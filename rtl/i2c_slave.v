==> flow/design.v <==
module i2c_slave
  #(parameter NUM_ADDR_BYTES=1,
    parameter NUM_DATA_BYTES=2,
    parameter REG_ADDR_WIDTH=8*NUM_ADDR_BYTES,
    parameter REG_DATA_WIDTH=8*NUM_DATA_BYTES)
   (
    input clk,
    input reset_n,
    input [6:0] chip_addr,
    input [REG_DATA_WIDTH-1:0] datai,
    input open_drain_mode,
    output reg we,
    output reg [REG_DATA_WIDTH-1:0] datao,
    output reg [REG_ADDR_WIDTH-1:0] reg_addr,
    output reg done,
    output reg busy,
    input sda_in,
    output sda_out,
    output sda_oeb,
    input scl_in,
    output scl_out,
    output scl_oeb
    );
   parameter STATE_WAIT=0,
             STATE_SHIFT=1,
             STATE_ACK=2, 
             STATE_ACK2=3,
             STATE_WRITE=4,
             STATE_CHECK_ACK=5,
             STATE_SEND=6;
   reg [2:0] state;
   reg       scl_s, sda_s, scl_ss, sda_ss, sda_reg, oeb_reg;
   reg [7:0]  sr;
   reg [1:0]  reg_byte_count;
   reg [1:0]  addr_byte_count;
   reg        rw_bit;
   reg [REG_DATA_WIDTH-1:0] sr_send;
   reg        nack;
   reg [6:0]  chip_addr_reg;
   assign scl_oeb = 1;
   assign scl_out = 0;
   assign sda_oeb = oeb_reg;
   assign sda_out = sda_reg;
   function set_sda_reg;
      input   out1;
      begin
         set_sda_reg = (open_drain_mode) ? 0 : out1;
      end
   endfunction
   function set_oeb_reg;
      input   oeb;
      input   out1;
      begin
         set_oeb_reg = (open_drain_mode) ? out1 : oeb;
      end
   endfunction
   always @(posedge clk) begin
      scl_s <= scl_in;
      scl_ss <= scl_s;
      sda_s <= sda_in;
      sda_ss <= sda_s;
      chip_addr_reg <= chip_addr;
   end
   wire [7:0] word = { sr[6:0], sda_s };
   wire [REG_DATA_WIDTH-1:0] word_expanded = word;
   wire       scl_rising  =  scl_s && !scl_ss;
   wire       scl_falling = !scl_s &&  scl_ss;
   wire       sda_rising  =  sda_s && !sda_ss;
   wire       sda_falling = !sda_s &&  sda_ss;
   wire [REG_ADDR_WIDTH+8-1:0] shifted_reg_addr = { reg_addr, word };
   always @(posedge clk or negedge reset_n) begin
      if(!reset_n) begin
         sda_reg <= 1;
         oeb_reg <= 1;
         reg_byte_count <= 0;
	 addr_byte_count <= 0;
         sr <= 8'h01;
         state <= STATE_WAIT;
         datao <= 0;
         reg_addr <= 0;
         we   <= 0;
         rw_bit <= 0;
         sr_send <= 0;
         nack <= 0;
         done <= 0;
         busy <= 0;
      end else begin
         if(scl_ss && sda_falling) begin  
            reg_byte_count <= 0;
            addr_byte_count <= 0;
            sr <= 8'h01;
            state <= STATE_SHIFT;
            sda_reg <= set_sda_reg(1);
            oeb_reg <= set_oeb_reg(1, 1);
            we <= 0;
            busy <= 1;
            done <= 0;
         end else if(scl_ss && sda_rising) begin  
            state <= STATE_WAIT;
            sda_reg <= set_sda_reg(1);
            oeb_reg <= set_oeb_reg(1, 1);
            we <= 0;
            if(busy) done <= 1;
         end else begin
            if(state == STATE_WAIT) begin
               done <= 0;
               we <= 0;
               reg_byte_count <= 0;
               addr_byte_count <= 0;
               sr <= 8'h01;  
               sda_reg <= set_sda_reg(1);
               oeb_reg <= set_oeb_reg(1, 1);
               busy <= 0;
            end else if(state == STATE_SHIFT) begin
               sda_reg <= set_sda_reg(1);
               oeb_reg <= set_oeb_reg(1, 1);
               if(scl_rising) begin
                  sr <= word;
                  if(sr[7]) begin
		     if(addr_byte_count <= NUM_ADDR_BYTES) begin
			addr_byte_count <= addr_byte_count + 1;
			if(addr_byte_count == 0) begin  
                           if(word[7:1] != chip_addr_reg) begin 
                              state <= STATE_WAIT;  
                              done <= 1;
                           end else begin
                              rw_bit <= word[0];
                              sr_send <= datai; 
                              state <= STATE_ACK;
                           end
			end else begin  
                           state <= STATE_ACK;
                           reg_addr <= shifted_reg_addr; 
			end
                     end else begin 
			datao <= (datao << 8) | word_expanded;
                        if(reg_byte_count == NUM_DATA_BYTES-1) begin  
                           state <= STATE_WRITE;
                           we <= 1;
			   reg_byte_count <= reg_byte_count + 1 - NUM_DATA_BYTES;
                        end else begin               
                           state <= STATE_ACK;
			   reg_byte_count <= reg_byte_count + 1;
                        end                     
                     end
                  end
               end
            end else if(state == STATE_WRITE) begin
               state <= STATE_ACK;
               reg_addr  <= reg_addr + 1;  
               we    <= 0;
               sda_reg <= set_sda_reg(1);
               oeb_reg <= set_oeb_reg(1, 1);
            end else if(state == STATE_ACK) begin
               we <= 0;
               if(!scl_ss) begin
                  sda_reg <= set_sda_reg(0);
                  oeb_reg <= set_oeb_reg(0, 0);
                  state <= STATE_ACK2;
                  if(rw_bit && (reg_byte_count == 0)) begin
		     sr_send <= datai;
		  end
               end             
            end else if(state == STATE_ACK2) begin
               sr <= 8'h01;
               we <= 0;
               if(scl_falling) begin
                  if(rw_bit) begin  
                     state <= STATE_SEND;
                     sda_reg <= set_sda_reg(sr_send[REG_DATA_WIDTH-1]);
                     oeb_reg <= set_oeb_reg(0, sr_send[REG_DATA_WIDTH-1]);
                     sr_send <= sr_send << 1;
                  end else begin  
                     state <= STATE_SHIFT;
                     sda_reg <= set_sda_reg(1);
                     oeb_reg <= set_oeb_reg(1, 1);
                  end
               end
            end else if(state == STATE_CHECK_ACK) begin
               sr <= 8'h01;
               if(scl_rising) begin
                  nack <= sda_s;
                  if(reg_byte_count == 0) begin  
                     sr_send <= datai;
                  end
               end 
               if(scl_falling) begin
                  if(nack) begin
                     state <= STATE_WAIT;  
                     done <= 1;
                     sda_reg <= set_sda_reg(1);
                     oeb_reg <= set_oeb_reg(1, 1);
                  end else begin
                     state <= STATE_SEND;  
                     sda_reg <= set_sda_reg(sr_send[REG_DATA_WIDTH-1]);
                     oeb_reg <= set_oeb_reg(0, sr_send[REG_DATA_WIDTH-1]);
                     sr_send <= sr_send << 1;
                  end
               end
            end else if(state == STATE_SEND) begin
               if(scl_falling) begin
                  sr <= word;
                  if(sr[7]) begin
                     reg_byte_count <= reg_byte_count + 1;
                     sda_reg <= set_sda_reg(1);
                     oeb_reg <= set_oeb_reg(1, 1);
                     state <= STATE_CHECK_ACK;
                     if(reg_byte_count == NUM_DATA_BYTES-1) begin
                        reg_addr <= reg_addr + 1;  
			reg_byte_count <= 0;
                     end
                  end else begin
                     sda_reg <= set_sda_reg(sr_send[REG_DATA_WIDTH-1]);
                     oeb_reg <= set_oeb_reg(0, sr_send[REG_DATA_WIDTH-1]);
                     sr_send <= sr_send << 1;
                  end
               end
            end
         end
      end
   end 
endmodule  
## Tool chain data of i2c_slave

The steps from the RTL of i2c_slave to its reports follow in flow order.
Line numbers count from 1 in the design file above.
Operators carry their Yosys type and port widths (W data, S select, Z words).
Not given: --

| design | value |
|---|---|
| top module | i2c_slave |
| clock input | clk |
| standard-cell library | sky130hd |
| corner | tt_025C_1v80 |

## Elaborated design

Counts by Yosys on the flattened word-level netlist (proc, flatten, opt, wreduce; memories kept). Register bits leave out memories and registers merged into their read ports (data or address). Print and check cells are left out. Cells with the same type and inputs are merged into one.

| bit counts | value |
|---|---|
| bits in registers | 73 |
| latch bits | 0 |
| RAM bits | 0 |
| bits in read-only memories | 0 |
| word width x clocked read ports | 0 |
| memories kept | 0 |
| input bits | 28 |
| output and inout bits | 31 |
| cells after elaboration | 291 |

| operators by class | value |
|---|---|
| add/subtract/negate cells | 4 |
| $mul | 0 |
| divide/modulo/power cells | 0 |
| $lt $le $gt $ge | 1 |
| eq/ne operators | 57 |
| shift operators | 0 |
| multiplexer cells | 154 |
| bitwise gates (word level) | 10 |
| reduce/logical cells | 46 |

Operator list:

| kind | number |
|---|---|
| $mux W16 | 21 |
| $mux W8 | 24 |
| $mux W1 | 64 |
| $mux W3 | 20 |
| $mux W2 | 25 |
| $ne A4 B4 Y1 const B | 11 |
| $ne A8 B8 Y1 const B | 5 |
| $ne A5 B5 Y1 const B | 7 |
| $ne A7 B7 Y1 const B | 4 |
| $reduce_and A9 Y1 | 3 |
| $reduce_bool A3 Y1 | 7 |
| $ne A5 B4 Y1 const B | 4 |
| $reduce_bool A5 Y1 | 4 |
| $ne A3 B3 Y1 const B | 6 |
| $or A16 B8 Y16 | 1 |
| $reduce_and A16 Y1 | 1 |
| $reduce_and A5 Y1 | 3 |
| $reduce_and A14 Y1 | 1 |
| $reduce_and A12 Y1 | 1 |
| $ne A2 B2 Y1 const B | 6 |
| $ne A6 B6 Y1 const B | 2 |
| $reduce_bool A6 Y1 | 2 |
| $reduce_and A11 Y1 | 1 |
| $not A1 Y1 | 9 |
| $eq A3 B3 Y1 const B | 3 |
| $reduce_bool A9 Y1 | 1 |
| $reduce_bool A4 Y1 | 2 |
| $add A8 B1 Y8 const B | 1 |

Other operator kinds: 20; their cells: 33.

## Depth

Yosys ltp: most cells in a row. Word level: on the elaborated netlist, between registers, memories and ports. Mapped: between sequential cells and ports; inverters and the memories' decode and read muxes count.

| logic depth | value |
|---|---|
| depth after elaboration | 13 |
| ABC_AREA | 0 |
| gate-level depth with buffers | 9 |
| mapped depth without buffers | 7 |

## Synthesis result

Source: synth_stat.txt of the flow (Yosys; design flattened, memories mapped). It holds for the ABC_AREA given above (unset counts as 0); a run with the other value may have another netlist.

| mapped netlist | value |
|---|---|
| standard cells after synthesis | 410 |
| chip area (Yosys) | 4141.5 µm² |
| sequential area | 1876.8 µm² |
| flip-flop cells | 77 |
| buffers | 34 |

Cell types:

| type | number | area in all (µm²) |
|---|---|---|
| sky130_fd_sc_hd__dfrtp_1 | 62 | 1.55E+03 |
| sky130_fd_sc_hd__mux2_2 | 21 | 236.477 |
| sky130_fd_sc_hd__dfxtp_1 | 11 | 220.211 |
| sky130_fd_sc_hd__a2bb2oi_2 | 9 | 135.13 |
| sky130_fd_sc_hd__dfstp_2 | 4 | 105.101 |
| sky130_fd_sc_hd__nor2_1 | 28 | 105.101 |
| sky130_fd_sc_hd__or3_1 | 16 | 100.096 |
| sky130_fd_sc_hd__a21oi_1 | 18 | 90.086 |
| sky130_fd_sc_hd__buf_4 | 12 | 90.086 |
| sky130_fd_sc_hd__inv_1 | 23 | 86.333 |
| sky130_fd_sc_hd__nand2_1 | 23 | 86.333 |
| sky130_fd_sc_hd__o21ai_1 | 15 | 75.072 |
| sky130_fd_sc_hd__o21ai_0 | 13 | 65.062 |
| sky130_fd_sc_hd__a2bb2oi_1 | 7 | 61.309 |
| sky130_fd_sc_hd__xnor2_1 | 7 | 61.309 |
| sky130_fd_sc_hd__buf_2 | 12 | 60.058 |
| sky130_fd_sc_hd__o31ai_1 | 8 | 60.058 |
| sky130_fd_sc_hd__a41oi_1 | 6 | 52.55 |

Other cell types: 49; their cells: 115.

## Worst setup path after synthesis

Source: OpenSTA report_checks on the synthesized netlist (no wires, ideal clock, input and output delay 20% of the period each), path of least setup slack; recovery checks are left aside. Register names are those of the netlist, which keeps one name where synthesis merged equal registers.

| path after synthesis | value |
|---|---|
| path kind | reg2reg |
| from | register addr_byte_count[0] |
| to | register reg_addr[3] |
| clock period | 3970 ps |
| setup time | 135 ps |
| launch time at the first pin | 0 ps |
| arrival time | 1716 ps |
| data required time | 3835 ps |
| slack | 2119 ps |
| path delay | 1851 ps |
| stages | 9 |
| buffers on the path | 2 |
| period reached after synthesis | 1851 ps |

"path delay" = arrival - input delay + setup time.
"stages": output pins that drive a net of the path, with the launching flip-flop's if there is one; two outputs of one cell count as two.
"period reached after synthesis" = period - worst setup slack (recovery checks aside). The figure is calculated, with input and output delays left at 20% of the set period.
Between the ends stands the longest chain of elaborated cells between them, by number of cells; it is not shown to be the way that was timed. Of several equally long chains one is given.
Each line given opens the expression or statement behind the cell; cells for indexed reads and writes are added by Yosys, which also makes memories of some case tables.
A register here has more assigning lines than the two given.

| on the way, after synthesis | value |
|---|---|
| path through | sky130_fd_sc_hd__dfrtp_1 sky130_fd_sc_hd__ha_1 sky130_fd_sc_hd__nor2b_1 sky130_fd_sc_hd__o21ai_1 sky130_fd_sc_hd__and3_1 sky130_fd_sc_hd__buf_2 sky130_fd_sc_hd__buf_2 sky130_fd_sc_hd__a41oi_1 sky130_fd_sc_hd__o211ai_1 |
| cells in the longest elaborated chain | 6 |
| elaborated cells on any way between the ends | 10 |
| RTL lines with such cells | 5 |
| classes of those cells | compare (1); eq/ne (2); mux (5); reduce/logical (2) |

RTL lines, path after synthesis:

| what | line | text |
|---|---|---|
| from (decl) | 35 | `reg [1:0]  addr_byte_count;` |
| from (assign) | 76 | `addr_byte_count <= 0;` |
| from (assign) | 121 | `addr_byte_count <= addr_byte_count + 1;` |
| $logic_not A2 Y1 | 122 | `if(addr_byte_count == 0) begin` |
| $mux W8 | 122 |  |
| $mux W8 | 120 | `if(addr_byte_count <= NUM_ADDR_BYTES) begin` |
| $mux W8 | 119 | `if(sr[7]) begin` |
| $mux W8 | 117 | `if(scl_rising) begin` |
| $mux W8 | 114 | `end else if(state == STATE_SHIFT) begin` |
| to (assign) | 133 | `reg_addr <= shifted_reg_addr;` |
| to (assign) | 150 | `reg_addr  <= reg_addr + 1;` |
| to (decl) | 14 | `output reg [REG_ADDR_WIDTH-1:0] reg_addr,` |

## Path in the finished layout

From the final timing report of run A: the path of least setup slack in the routed layout; clock arrival at registers is part of the times.
The report prints the path's times to 10 ps; the period is as set.

| path post-layout | value |
|---|---|
| path kind | reg2reg |
| from | register addr_byte_count[1] |
| to | register reg_addr[6] |
| clock period | 2440 ps |
| setup time | 110 ps |
| launch time at the first pin | 330 ps |
| arrival time | 2400 ps |
| data required time | 2660 ps |
| slack | 270 ps |
| stages | 8 |
| buffers on the path | 0 |

Between the ends stands the longest chain of elaborated cells between them, by number of cells; it is not shown to be the way that was timed. Of several equally long chains one is given.
A register here has more assigning lines than the two given.

| on the way, post-layout | value |
|---|---|
| path through | sky130_fd_sc_hd__dfrtp_1 sky130_fd_sc_hd__inv_1 sky130_fd_sc_hd__ha_1 sky130_fd_sc_hd__nor2b_1 sky130_fd_sc_hd__o21ai_1 sky130_fd_sc_hd__and3_1 sky130_fd_sc_hd__nand3_1 sky130_fd_sc_hd__o221a_2 |
| cells in the longest elaborated chain | 6 |
| elaborated cells on any way between the ends | 10 |
| RTL lines with such cells | 5 |
| classes of those cells | compare (1); eq/ne (2); mux (5); reduce/logical (2) |

RTL lines, path post-layout:

| what | line | text |
|---|---|---|
| from (decl) | 35 | `reg [1:0]  addr_byte_count;` |
| from (assign) | 76 | `addr_byte_count <= 0;` |
| from (assign) | 121 | `addr_byte_count <= addr_byte_count + 1;` |
| $logic_not A2 Y1 | 122 | `if(addr_byte_count == 0) begin` |
| $mux W8 | 122 |  |
| $mux W8 | 120 | `if(addr_byte_count <= NUM_ADDR_BYTES) begin` |
| $mux W8 | 119 | `if(sr[7]) begin` |
| $mux W8 | 117 | `if(scl_rising) begin` |
| $mux W8 | 114 | `end else if(state == STATE_SHIFT) begin` |
| to (assign) | 133 | `reg_addr <= shifted_reg_addr;` |
| to (assign) | 150 | `reg_addr  <= reg_addr + 1;` |
| to (decl) | 14 | `output reg [REG_ADDR_WIDTH-1:0] reg_addr,` |

Memo
Re: implementation data of i2c_slave

Record of 2 stored runs of the RTL-to-layout flow on i2c_slave, platform sky130hd. The runs are unordered. Constraints: input delay and output delay 20% of the set period each, output load 0.01 pF.
"period achieved" = clock period - worst setup slack. The figure is calculated, with input and output delays left at 20% of the set period.
"critical setup path time": the worst setup path's part of the clock period (all of it between registers, 20% less for each end at a port) less its slack. A launch clock that arrives late makes it longer, a capture clock that arrives late makes it shorter.
"power consumption" is the tool's figure for a default switching activity; nothing was simulated.
"critical setup path time" is given in steps of 10 ps.
A setting shown as n/a is not set for that run.

| run name | period_ns | CORE_UTILIZATION | SETUP_SLACK_MARGIN | PLACE_DENSITY_LB_ADDON | CORE_ASPECT_RATIO | CORE_MARGIN | CELL_PAD_IN_SITES_GLOBAL_PLACEMENT | TNS_END_PERCENT | CTS_CLUSTER_SIZE | MAX_ROUTING_LAYER | CAP_MARGIN | SLEW_MARGIN | std-cell area (final layout) (µm²) | critical setup path time (ps) | type of the worst setup path | post-route setup TNS (ps) | utilization in the final report (%) | chip area in the Yosys report (µm²) | power consumption (mW) | period achieved (ps) | setup slack of the critical path (ps) | area of the die (µm²) |
|---|---|---|---|---|---|---|---|---|---|---|---|---|---|---|---|---|---|---|---|---|---|---|
| run A | 2.44 | 55 | -0.14 | 0.25 | 1.7 | 3 | 0 | 75 | 42 | met5 | 20 | 20 | 5087.4 | 2170 | reg2reg | 0 | 70.6 | 4141.5 | 3.547 | 2172 | 268 | 8644.2 |
| run B | 2.83 | 40 | n/a | n/a | n/a | 2 | n/a | n/a | n/a | n/a | 20 | 20 | 5007.3 | 2560 | reg2reg | 0 | 49.2 | 4141.5 | 2.998 | 2561 | 269 | 11184.1 |
